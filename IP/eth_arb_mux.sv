==> flow/design.v <==
`timescale 1ns / 1ps
module eth_arb_mux#(
    parameter NUM_REQS   = 2,
    parameter DATAW      = 8,
    parameter KEEP_EN    = (DATAW > 8),
    parameter TDATAW     = DATAW/8,
    parameter ID_EN      = 0,
    parameter ID_WIDTH   = 8,
    parameter DEST_EN    = 0,
    parameter DEST_WIDTH = 8,
    parameter USER_EN    = 1,
    parameter USER_WIDTH = 1,
    parameter ARB_TYPE   = "P"
)(
    input  logic clk,
    input  logic reset,
    input  logic [NUM_REQS-1 : 0]             s_eth_hdr_valid,
    input  logic [(NUM_REQS*48)-1 : 0]        s_eth_dest_mac,
    input  logic [(NUM_REQS*48)-1 : 0]        s_eth_src_mac,
    input  logic [(NUM_REQS*16)-1 : 0]        s_eth_type,    
    input  logic [NUM_REQS*DATAW-1  : 0]      s_eth_axi_payload_tdata,
    input  logic [NUM_REQS*TDATAW-1 : 0]      s_eth_axi_payload_tkeep,
    input  logic [NUM_REQS-1 : 0]             s_eth_axi_payload_tvalid,
    input  logic [NUM_REQS-1 : 0]             s_eth_axi_payload_tlast,   
    input  logic [NUM_REQS*USER_WIDTH-1 : 0]  s_eth_axi_payload_tuser,   
    input  logic [NUM_REQS*ID_WIDTH-1 : 0]    s_eth_axi_payload_tid,
    input  logic [NUM_REQS*DEST_WIDTH-1 : 0]  s_eth_axi_payload_tdest,
    output logic [NUM_REQS-1 : 0]             s_eth_hdr_ready,
    output logic [NUM_REQS-1 : 0]             s_eth_axi_payload_tready,
    input  logic                              m_eth_hdr_ready,
    input  logic                              m_eth_axi_payload_tready,
    output logic                              m_eth_hdr_valid,
    output logic [47 : 0]                     m_eth_dest_mac,
    output logic [47 : 0]                     m_eth_src_mac,
    output logic [15 : 0]                     m_eth_type,    
    output logic [DATAW-1  : 0]               m_eth_axi_payload_tdata,
    output logic                              m_eth_axi_payload_tvalid,
    output logic                              m_eth_axi_payload_tlast,
    output logic [TDATAW-1 : 0]               m_eth_axi_payload_tkeep,
    output logic [USER_WIDTH-1 : 0]           m_eth_axi_payload_tuser,   
    output logic [ID_WIDTH-1 : 0]             m_eth_axi_payload_tid,
    output logic [DEST_WIDTH-1 : 0]           m_eth_axi_payload_tdest
);
    localparam INDEXW = $clog2(NUM_REQS);
    logic frame_r, frame_n;
    logic [NUM_REQS-1 : 0] s_eth_hdr_ready_r, s_eth_hdr_ready_n;
    logic                     m_eth_hdr_valid_r, m_eth_hdr_valid_n;
    logic [47 : 0]            m_eth_dest_mac_r, m_eth_dest_mac_n;
    logic [47 : 0]            m_eth_src_mac_r, m_eth_src_mac_n;
    logic [15 : 0]            m_eth_type_r, m_eth_type_n; 
    logic [NUM_REQS-1 : 0] valid_req;
    logic [NUM_REQS-1 : 0] acknowledge;
    logic [NUM_REQS-1 : 0]  grant;
    logic                   valid;
    logic [INDEXW-1 : 0]    grant_index;
    logic [DATAW-1  : 0]      m_eth_axi_payload_tdata_internal;
    logic                     m_eth_axi_payload_tvalid_internal;
    logic                     m_eth_axi_payload_tlast_internal;
    logic [TDATAW-1 : 0]      m_eth_axi_payload_tkeep_internal;
    logic [USER_WIDTH-1 : 0]  m_eth_axi_payload_tuser_internal;   
    logic [ID_WIDTH-1 : 0]    m_eth_axi_payload_tid_internal;
    logic [DEST_WIDTH-1 : 0]  m_eth_axi_payload_tdest_internal;
    logic                     m_eth_axi_payload_tready_internal;
    logic                     m_eth_axi_payload_tready_e;
    assign s_eth_hdr_ready = s_eth_hdr_ready_r;
    assign s_eth_axi_payload_tready = (m_eth_axi_payload_tready_internal && valid) << grant_index;
    assign m_eth_hdr_valid = m_eth_hdr_valid_r;
    assign m_eth_dest_mac  = m_eth_dest_mac_r;
    assign m_eth_src_mac   = m_eth_src_mac_r;
    assign m_eth_type      = m_eth_type_r;
	logic                     selected_tvalid;
	logic                     selected_tready;
    logic [DATAW-1 : 0]       selected_tdata;
    logic [TDATAW-1 : 0]      selected_tkeep;  
    logic [USER_WIDTH-1 : 0]  selected_tuser;   
    logic [ID_WIDTH-1 : 0]    selected_tid;
    logic [DEST_WIDTH-1 : 0]  selected_tdest;
    logic                     selected_tlast;
	assign selected_tvalid  = s_eth_axi_payload_tvalid[grant_index];
    assign selected_tready  = s_eth_axi_payload_tready[grant_index];
    assign selected_tdata   = s_eth_axi_payload_tdata[grant_index*DATAW +: DATAW];
    assign selected_tkeep   = s_eth_axi_payload_tkeep[grant_index*TDATAW +: TDATAW];  
    assign selected_tuser   = s_eth_axi_payload_tuser[grant_index*USER_WIDTH +: USER_WIDTH];   
    assign selected_tid     = s_eth_axi_payload_tid[grant_index*ID_WIDTH +: ID_WIDTH];
    assign selected_tdest   = s_eth_axi_payload_tdest[grant_index*DEST_WIDTH +: DEST_WIDTH];
    assign selected_tlast   = s_eth_axi_payload_tlast[grant_index];
    eth_stream_arbiter#(
        .NUM_REQS(2),
        .ARB_TYPE(ARB_TYPE),
        .ARB_BLOCK(1),
        .ARB_BLOCK_ACK(1)
    ) arbiter (
        .clk(clk),
        .reset(reset),
        .valid_req(valid_req),
        .acknowledge(acknowledge),
        .grant(grant),
        .valid(valid),
        .grant_index(grant_index)
    );
    assign valid_req   = s_eth_hdr_valid & ~grant;
    assign acknowledge = grant & s_eth_axi_payload_tvalid & s_eth_axi_payload_tready & s_eth_axi_payload_tlast;
    always_comb begin
        frame_n = frame_r;
        s_eth_hdr_ready_n = 0;
        m_eth_hdr_valid_n = m_eth_hdr_valid_r && !m_eth_hdr_ready;
        m_eth_dest_mac_n  = m_eth_dest_mac_r;
        m_eth_src_mac_n   = m_eth_src_mac_r;
        m_eth_type_n      = m_eth_type_r;
        if(s_eth_axi_payload_tvalid[grant_index] && s_eth_axi_payload_tready[grant_index]) begin
            if(s_eth_axi_payload_tlast[grant_index])
                frame_n = 1'b0;
        end
        if (!frame_r && valid && (m_eth_hdr_ready || !m_eth_hdr_valid)) begin
            frame_n = 1'b1;
            s_eth_hdr_ready_n = grant;
            m_eth_hdr_valid_n = 1'b1;
            m_eth_dest_mac_n  = s_eth_dest_mac[grant_index*48 +: 48];
            m_eth_src_mac_n   = s_eth_src_mac[grant_index*48 +: 48];
            m_eth_type_n      = s_eth_type[grant_index*16 +: 16];
        end
        m_eth_axi_payload_tdata_internal  = selected_tdata;
        m_eth_axi_payload_tkeep_internal  = selected_tkeep;
        m_eth_axi_payload_tvalid_internal = selected_tvalid && m_eth_axi_payload_tready_internal && valid;
        m_eth_axi_payload_tlast_internal  = selected_tlast;
        m_eth_axi_payload_tid_internal    = selected_tid;
        m_eth_axi_payload_tdest_internal  = selected_tdest;
        m_eth_axi_payload_tuser_internal  = selected_tuser;
    end
    always @(posedge clk) begin
            frame_r <= frame_n;
            s_eth_hdr_ready_r <= s_eth_hdr_ready_n;
            m_eth_hdr_valid_r <= m_eth_hdr_valid_n;
            m_eth_dest_mac_r  <= m_eth_dest_mac_n;
            m_eth_src_mac_r   <= m_eth_src_mac_n;
            m_eth_type_r      <= m_eth_type_n;
            if (reset) begin
                frame_r <= 1'b0;
                s_eth_hdr_ready_r <= 0;
                m_eth_hdr_valid_r <= 0;
            end
    end
    logic [DATAW-1  : 0]      m_eth_axi_payload_tdata_r;
    logic                     m_eth_axi_payload_tvalid_r, m_eth_axi_payload_tvalid_n;
    logic                     m_eth_axi_payload_tlast_r;
    logic [TDATAW-1 : 0]      m_eth_axi_payload_tkeep_r;
    logic [USER_WIDTH-1 : 0]  m_eth_axi_payload_tuser_r;   
    logic [ID_WIDTH-1 : 0]    m_eth_axi_payload_tid_r;
    logic [DEST_WIDTH-1 : 0]  m_eth_axi_payload_tdest_r;
    logic [DATAW-1  : 0]      m_eth_axi_payload_tdata_temp;
    logic                     m_eth_axi_payload_tvalid_temp_r, m_eth_axi_payload_tvalid_temp_n;
    logic                     m_eth_axi_payload_tlast_temp;
    logic [TDATAW-1 : 0]      m_eth_axi_payload_tkeep_temp;
    logic [USER_WIDTH-1 : 0]  m_eth_axi_payload_tuser_temp;   
    logic [ID_WIDTH-1 : 0]    m_eth_axi_payload_tid_temp;
    logic [DEST_WIDTH-1 : 0]  m_eth_axi_payload_tdest_temp;
    logic str_axi_internal_to_out;
    logic str_axi_internal_to_temp;
    logic str_axi_temp_to_out;
    assign m_eth_axi_payload_tdata  = m_eth_axi_payload_tdata_r;
    assign m_eth_axi_payload_tvalid = m_eth_axi_payload_tvalid_r;
    assign m_eth_axi_payload_tlast  = m_eth_axi_payload_tlast_r;
    assign m_eth_axi_payload_tkeep  = KEEP_EN ? m_eth_axi_payload_tkeep_r : 0;
    assign m_eth_axi_payload_tuser  = USER_EN ? m_eth_axi_payload_tuser_r : 0;
    assign m_eth_axi_payload_tid    = ID_EN   ? m_eth_axi_payload_tid_r   : 0;
    assign m_eth_axi_payload_tdest  = DEST_EN ? m_eth_axi_payload_tdest_r : 0;
    assign m_eth_axi_payload_tready_e = m_eth_hdr_ready || (!m_eth_axi_payload_tvalid_temp_r && !m_eth_axi_payload_tvalid_r);
    always_comb begin
            m_eth_axi_payload_tvalid_n      = m_eth_axi_payload_tvalid_r;
            m_eth_axi_payload_tvalid_temp_n = m_eth_axi_payload_tvalid_temp_r;
            str_axi_internal_to_out  = 1'b0;
            str_axi_internal_to_temp = 1'b0;
            str_axi_temp_to_out      = 1'b0;
            if (m_eth_axi_payload_tready_internal) begin
                if (m_eth_axi_payload_tready || !m_eth_axi_payload_tvalid_r) begin
                    m_eth_axi_payload_tvalid_n  = m_eth_axi_payload_tvalid_internal;
                    str_axi_internal_to_out     = 1'b1;
                end else begin
                    m_eth_axi_payload_tvalid_temp_n = m_eth_axi_payload_tvalid_internal;
                    str_axi_internal_to_temp        = 1'b1;
                end
            end else if (m_eth_axi_payload_tready) begin
                m_eth_axi_payload_tvalid_n      = m_eth_axi_payload_tvalid_temp_r;
                m_eth_axi_payload_tvalid_temp_n = 1'b0;
                str_axi_temp_to_out             = 1'b1;
            end
    end
    always@(posedge clk) begin
        m_eth_axi_payload_tvalid_r        <= m_eth_axi_payload_tvalid_n;
        m_eth_axi_payload_tready_internal <= m_eth_axi_payload_tready_e;
        m_eth_axi_payload_tvalid_temp_r   <= m_eth_axi_payload_tvalid_temp_n;
        if(str_axi_internal_to_out) begin
            m_eth_axi_payload_tdata_r <= m_eth_axi_payload_tdata_internal;
            m_eth_axi_payload_tkeep_r <= m_eth_axi_payload_tkeep_internal;
            m_eth_axi_payload_tlast_r <= m_eth_axi_payload_tlast_internal;
            m_eth_axi_payload_tid_r   <= m_eth_axi_payload_tid_internal;
            m_eth_axi_payload_tdest_r <= m_eth_axi_payload_tdest_internal;
            m_eth_axi_payload_tuser_r <= m_eth_axi_payload_tuser_internal;
        end else if(str_axi_temp_to_out) begin
            m_eth_axi_payload_tdata_r <= m_eth_axi_payload_tdata_temp;
            m_eth_axi_payload_tkeep_r <= m_eth_axi_payload_tkeep_temp;
            m_eth_axi_payload_tlast_r <= m_eth_axi_payload_tlast_temp;
            m_eth_axi_payload_tid_r   <= m_eth_axi_payload_tid_temp;
            m_eth_axi_payload_tdest_r <= m_eth_axi_payload_tdest_temp;
            m_eth_axi_payload_tuser_r <= m_eth_axi_payload_tuser_temp;
        end
        if(str_axi_temp_to_out) begin
            m_eth_axi_payload_tdata_temp <= m_eth_axi_payload_tdata_internal;
            m_eth_axi_payload_tkeep_temp <= m_eth_axi_payload_tkeep_internal;
            m_eth_axi_payload_tlast_temp <= m_eth_axi_payload_tlast_internal;
            m_eth_axi_payload_tid_temp   <= m_eth_axi_payload_tid_internal;
            m_eth_axi_payload_tdest_temp <= m_eth_axi_payload_tdest_internal;
            m_eth_axi_payload_tuser_temp <= m_eth_axi_payload_tuser_internal;
        end
        if(reset) begin
            m_eth_axi_payload_tvalid_r        <= 1'b0;
            m_eth_axi_payload_tready_internal <= 1'b0;
            m_eth_axi_payload_tvalid_temp_r   <= 1'b0;
        end
    end
endmodule
`timescale 1ns / 1ps
module eth_stream_arbiter#(
    parameter NUM_REQS       = 4,
    parameter ARB_TYPE       = "P",
    parameter ARB_BLOCK      = 0,
    parameter REVERSE        = 0,
    parameter ARB_BLOCK_ACK  = 1,
    parameter INDEXW         = $clog2(NUM_REQS)
)(
    input  logic clk,
    input  logic reset,
    input  logic [NUM_REQS-1 : 0]  valid_req,
    input  logic [NUM_REQS-1 : 0]  acknowledge,
    output logic [NUM_REQS-1 : 0]  grant,
    output logic                   valid,
    output logic [INDEXW-1 : 0]    grant_index
);
    logic [NUM_REQS-1 : 0] grant_r, grant_n;
    logic [INDEXW-1 : 0]   index_r, index_n;
    logic valid_r, valid_n;
    assign grant        = grant_r;
    assign valid        = valid_r;
    assign grant_index  = index_r;
    logic req_valid;
    logic [INDEXW-1 : 0]   req_index;
    logic [NUM_REQS-1 : 0] req_mask;
    priority_encoder #(
        .N (NUM_REQS),
        .REVERSE(REVERSE)
    ) priority_encoder_1 (
        .data_in   (valid_req),
        .index     (req_index),
        .onehot    (req_mask),
        .valid_out (req_valid)
    );
    logic [NUM_REQS-1 : 0] mask_r, mask_n;
    logic req_valid_masked;
    logic [INDEXW-1 : 0]   req_index_masked;
    logic [NUM_REQS-1 : 0] req_mask_masked;
    priority_encoder #(
        .N (NUM_REQS),
        .REVERSE(REVERSE)
    ) priority_encoder_2 (
        .data_in   (mask_r & valid_req),
        .index     (req_index_masked),
        .onehot    (req_mask_masked),
        .valid_out (req_valid_masked)
    );
    always_comb begin
        grant_n = 0;
        valid_n = 0;
        index_n = 0;
        mask_n  = mask_r;
        if(ARB_BLOCK && !ARB_BLOCK_ACK && grant_r & valid_req) begin
            valid_n = valid_r;
            grant_n = grant_r;
            index_n = index_r;
        end else if(ARB_BLOCK && ARB_BLOCK_ACK && valid && !(grant_r & acknowledge)) begin
            valid_n = valid_r;
            grant_n = grant_r;
            index_n = index_r;
        end else if(req_valid) begin
            if(ARB_TYPE == "R") begin
                if(req_valid_masked) begin
                    valid_n = 1'b1;
                    grant_n = req_mask_masked;
                    index_n = req_index_masked;
                    if(!REVERSE) begin
                        mask_n = {NUM_REQS{1'b1}} << (req_index_masked + 1);
                    end
                    else begin
                        mask_n = {NUM_REQS{1'b1}} >> (NUM_REQS - req_index_masked);
                    end
                end else begin
                    valid_n = 1'b1;
                    grant_n = req_mask;
                    index_n = req_index;
                    if(!REVERSE) begin
                        mask_n = {NUM_REQS{1'b1}} << (req_index + 1);
                    end
                    else begin
                        mask_n = {NUM_REQS{1'b1}} >> (NUM_REQS - req_index);
                    end
                end
            end else begin
                valid_n = 1'b1;
                grant_n = req_mask;
                index_n = req_index;
            end
        end
    end
    always@(posedge clk) begin
        grant_r  <= grant_n;
        valid_r  <= valid_n; 
        index_r  <= index_n;
        mask_r   <= mask_n;
        if(reset) begin
            grant_r  <= 0;
            valid_r  <= 0; 
            index_r  <= 0;
            mask_r   <= 0;
        end
    end
endmodule
`timescale 1ns / 1ps
module priority_encoder#(
    parameter N       = 4,
    parameter REVERSE = 0,
    parameter MODEL   = 2, 
    parameter LN      =  (((N) > 1) ? $clog2(N) : 1) 
)(
    input  wire [N-1 : 0]  data_in, 
    output wire [N-1 : 0]  onehot,
    output wire [LN-1 : 0] index,
    output wire            valid_out
);
    integer j;
    genvar  i;
    wire [N-1 : 0] reversed;
    generate
        if(REVERSE)
        begin
            for ( i = 0; i < N; i =i+1)
            begin
                assign reversed[N-i-1] = data_in[i];
            end 
        end
        else begin
            assign reversed = data_in;
        end
        if(N == 1)
        begin
            assign onehot    = reversed;
            assign index     = 0;
            assign valid_out = reversed;
        end
        else if(N == 2)
        begin
           assign onehot    = {~reversed[0], reversed[0]};
           assign index     = ~reversed[0];
           assign valid_out = (| reversed);
        end
        else if(MODEL == 1)
        begin
            wire [N-1 : 0] scan_lo;
            scan #(
                .N  (N),
                .OP (2)
            ) scan (
                .data_in  (reversed),  
                .data_out (scan_lo)    
            );
            lazy_counter #(
                .N (N)
            ) lzc (
                .in_i   (reversed),     
                .cnt_o  (index),        
                .valid_o() 
            );
            assign onehot    = scan_lo & {(~scan_lo[N-2:0]), 1'b1};
            assign valid_out = scan_lo[N-1];
        end
        else begin
            reg [LN-1 : 0] index_r;
            reg [N-1 : 0]  onehot_r;
            always@(*)
            begin
                index_r  = {LN{1'bx}}; 
                onehot_r = {N{1'bx}};
                for(j = N-1 ; j >= 0 ; j = j-1)
                begin
                    if(reversed[j])
                    begin
                        index_r     = j[LN-1 : 0];
                        onehot_r    = 0;
                        onehot_r[j] = 1'b1;
                    end
                end
            end
            assign index     = index_r;
            assign onehot    = onehot_r;
            assign valid_out = (| reversed); 
        end
    endgenerate
endmodule
-- Step by step through the tools: eth_arb_mux
Tool output for the design above, in the order of the flow.
Line numbers count from 1 in the design file above.
Library cell names are shortened.
The mark -- stands for no value.
- top module: eth_arb_mux
- clock input: clk
- cell library: sky130hd
- library corner: tt_025C_1v80

-- Word-level counts
Yosys after proc, flatten, opt, wreduce and memory -nomap, before mapping. Memory bits, and registers merged into a memory's read port (data or address), are not among the register bits. Print and check cells are not counted. Equal cells are merged and count once.
- $mul at 1
- eq/ne operators: 2
- shift operators: 9
- muxes and demuxes: 23
- noted bitwise logic cells: 11
- reductions and logical operators: 29
- operators by type and width (operator ; number):
    96-bit by 32-bit variable part select with 48-bit output ; 1
    96-bit by 8-bit variable part select with 48-bit output ; 1
    32-bit by 6-bit variable part select with 16-bit output ; 1
    1-bit 2-to-1 mux ; 20
    16-bit by 5-bit variable part select with 8-bit output ; 1
    8-bit 2-to-1 mux ; 2
    2-bit AND ; 6
    1-bit logical AND ; 9
    2-bit AND reduction ; 4
    2-bit nonzero test ; 4
    2-bit by 1-bit variable part select with 1-bit output ; 3
    1-bit logical NOT ; 5
    1-bit NOT ; 4
    2-bit OR reduction ; 2
    1-bit logical OR ; 3
    1-bit by 2-bit multiplier with 3-bit output with constant B ; 1
    1-bit by 1-bit << shifter with 2-bit output ; 1
    1-bit by 2-bit logical AND with 1-bit output with constant A ; 1
    2-bit by 1-bit != test with 1-bit output with constant B ; 1
    2-bit != test with constant B ; 1
    2-bit by 2-bit variable part select with 1-bit output ; 1
    2-bit NOT ; 1
    2-bit logical NOT ; 1
    2-bit 2-to-1 mux ; 1
- bits in registers at 143
- bits of input ports at 286
- output and inout port bits at 145
- cells after elaboration at 93

-- Depth
Depth = most cells in a row (Yosys ltp): at word level without a register or memory, in the mapped netlist without a sequential cell, where the memories' decode and read muxes count.
- depth after elaboration: 9
- ABC_AREA at 0
- noted depth in mapped cells: 5

-- Mapped cells and area
Yosys stat after the flow's synthesis: flattened, memories mapped to cells. It holds for the ABC_AREA given above (unset counts as 0); a run with the other value may have another netlist.
- standard cells after synthesis: 351
- mapped area at 6454.9 um2
- noted area of sequential cells: 4164.0 um2
- flip-flops at 142
- cells by type (cell ; number):
    edfxtp_1 ; 132
    mux2_4 ; 58
    mux2_2 ; 74
    dfxtp_1 ; 10
    buf_4 ; 23
    buf_12 ; 6
    nand2b_1 ; 8
    buf_6 ; 2
    nor2_1 ; 6
    nor3b_1 ; 3
    nand2_1 ; 5
    a21o_1 ; 2
    a21oi_1 ; 3
    a311oi_2 ; 1
    a31oi_1 ; 2
    nor3b_2 ; 1
    inv_1 ; 3
    a41o_1 ; 1
Not listed: further types 10, cells in them 11.
The figures by module come from a second, unflattened synthesis with its own total; it is not the netlist above.
- cells (unflattened synthesis): 362
- noted area total of the unflattened synthesis: 6302.3 um2
Rows give one instance, submodules left out.
- by module (module ; times used ; cells ; area (um2) ; seq. area (um2)):
    eth_arb_mux ; 1 ; 338 ; 6098.3 ; 4103.9
    eth_stream_arbiter ; 1 ; 20 ; 178.9 ; 80.1
    priority_encoder ; 1 ; 4 ; 25.0 ; 0.0

-- Worst setup path after synthesis
OpenSTA on the mapped netlist: ideal clock, no wires. The path of least setup slack (recovery checks aside). Input and output delay are each 20% of the period. Register names are those of the netlist, which keeps one name where synthesis merged equal registers.
- path type: in2reg
- from: input port m_eth_hdr_ready
- to: register m_eth_dest_mac_r[0]
- noted period: 5.72 ns
- external input delay: 1.144 ns
- library setup time: 0.465 ns
- launch time at the first pin at 1.144 ns
- noted arrival: 3.577 ns
- data required time at 5.255 ns
- noted setup slack: 1.678 ns
- delay of the path at 2.898 ns
- noted stages: 3
- path buffers at 0
- noted synthesis period reached: 4.042 ns
"delay of the path" is the arrival time less input delay plus setup time.
"stages": output pins that drive a net of the path, with the launching flip-flop's if there is one; two outputs of one cell count as two.
"synthesis period reached" = period - worst setup slack (recovery checks aside). The figure is calculated, with input and output delays left at 20% of the set period.
The rows between start and end are the longest chain of elaborated cells between them; the timing report does not say that the signal goes this way. Where chains are equally long, one stands for them.
A line is the first line of the expression or statement that the cell stems from. Yosys adds cells for indexed reads and writes and turns some case tables into memories.
- cell sequence: nand2b_1 -> nand2b_1 -> inv_1
- cells in the longest elaborated chain at 2
- elaborated cells on any way between the ends: 2
- source lines of those cells: 1
- ends and longest elaborated chain, post-synthesis (item ; line ; RTL):
    start, declared ; 30 ; input  logic                              m_eth_hdr_ready,
    1-bit logical OR ; 114 ; if (!frame_r && valid && (m_eth_hdr_ready || !m_eth_hdr_valid)) begin
    1-bit logical AND ; 114 ;
    end, assigned ; 134 ; m_eth_dest_mac_r  <= m_eth_dest_mac_n;
    end, declared ; 48 ; logic [47 : 0]            m_eth_dest_mac_r, m_eth_dest_mac_n;

-- Path in the finished layout
Path of least setup slack in the final report of run B (OpenROAD, finished layout, wires in). Where an end is a register, its clock arrival counts in the times.
- path type: reg2out
- from: register m_eth_axi_payload_tready_internal
- to: output port s_eth_axi_payload_tready[0]
- noted period: 2.85 ns
- output delay: 0.57 ns
- launch time at the first pin at 0.42 ns
- noted arrival: 1.75 ns
- data required time at 2.28 ns
- noted setup slack: 0.53 ns
- noted stages: 4
- path buffers at 1
The rows between start and end are the longest chain of elaborated cells between them; the timing report does not say that the signal goes this way. Where chains are equally long, one stands for them.
- cell sequence: dfxtp_1 -> nand2_1 -> nor2_2 -> clkdlybuf4s50_1
- cells in the longest elaborated chain at 2
- elaborated cells on any way between the ends: 2
- source lines of those cells: 1
- ends and longest elaborated chain, after layout (item ; line ; RTL):
    start, declared ; 63 ; logic                     m_eth_axi_payload_tready_internal;
    start, assigned ; 190 ; m_eth_axi_payload_tready_internal <= m_eth_axi_payload_tready_e;
    start, assigned ; 217 ; m_eth_axi_payload_tready_internal <= 1'b0;
    1-bit logical AND ; 66 ; assign s_eth_axi_payload_tready = (m_eth_axi_payload_tready_internal && valid) << grant_index;
    1-bit by 1-bit << shifter with 2-bit output ; 66 ;
    end, declared ; 29 ; output logic [NUM_REQS-1 : 0]             s_eth_axi_payload_tready,

Data sheet: physical implementation of eth_arb_mux

Settings and measured results of 2 stored flow runs for module eth_arb_mux (sky130hd), not sorted in any way. The constraints put input and output delay at 20% of the set period each and load the outputs with 0.01 pF.
"period reached" is the run's clock period less its worst setup slack. It is reckoned from that one timing run; input and output delays stay at 20% of the period that was set.
"time used up by the worst setup path": the worst setup path's part of the clock period (all of it between registers, 20% less for each end at a port) less its slack. A launch clock that arrives late makes it longer, a capture clock that arrives late makes it shorter.
By "power consumption" is meant OpenSTA's value without simulated activity: inputs other than the clock are taken to toggle once in ten clock periods, and the tool carries that through the logic.

Run A
Settings were period_ns = 2.97; CORE_UTILIZATION = 46; SETUP_SLACK_MARGIN = 0.24; PLACE_DENSITY_LB_ADDON = 0.18; CORE_ASPECT_RATIO = 1.74; CELL_PAD_IN_SITES_DETAIL_PLACEMENT = 1; GPL_TIMING_DRIVEN = 1; CTS_CLUSTER_SIZE = 83; MIN_ROUTING_LAYER = met1; MAX_ROUTING_LAYER = met5; CAP_MARGIN = 20; CORE_MARGIN = 2; SLEW_MARGIN = 20
- stopped before the end: placement reported PPL-0024

Run B
Settings were period_ns = 2.85; CORE_UTILIZATION = 46; HOLD_SLACK_MARGIN = 0.19; CORE_MARGIN = 8; CELL_PAD_IN_SITES_GLOBAL_PLACEMENT = 0; TNS_END_PERCENT = 75; CTS_CLUSTER_DIAMETER = 219; CAP_MARGIN = 5; MIN_ROUTING_LAYER = met2; SLEW_MARGIN = 20
- chip area after synthesis (Yosys): 6454.9 um2
- noted the overall die area: 18079.5 um2
- standard-cell area after layout at 10765.3 um2
- post-route utilization: 0.782
- smallest setup slack at 0.526 ns
- noted the setup TNS: 0.000 ns
- worst hold slack in the final report at 0.495 ns
- power consumption: 5.537 mW
- period reached: 2.324 ns
- noted the time used up by the worst setup path: 1.75 ns
- type of the worst setup path: reg2out
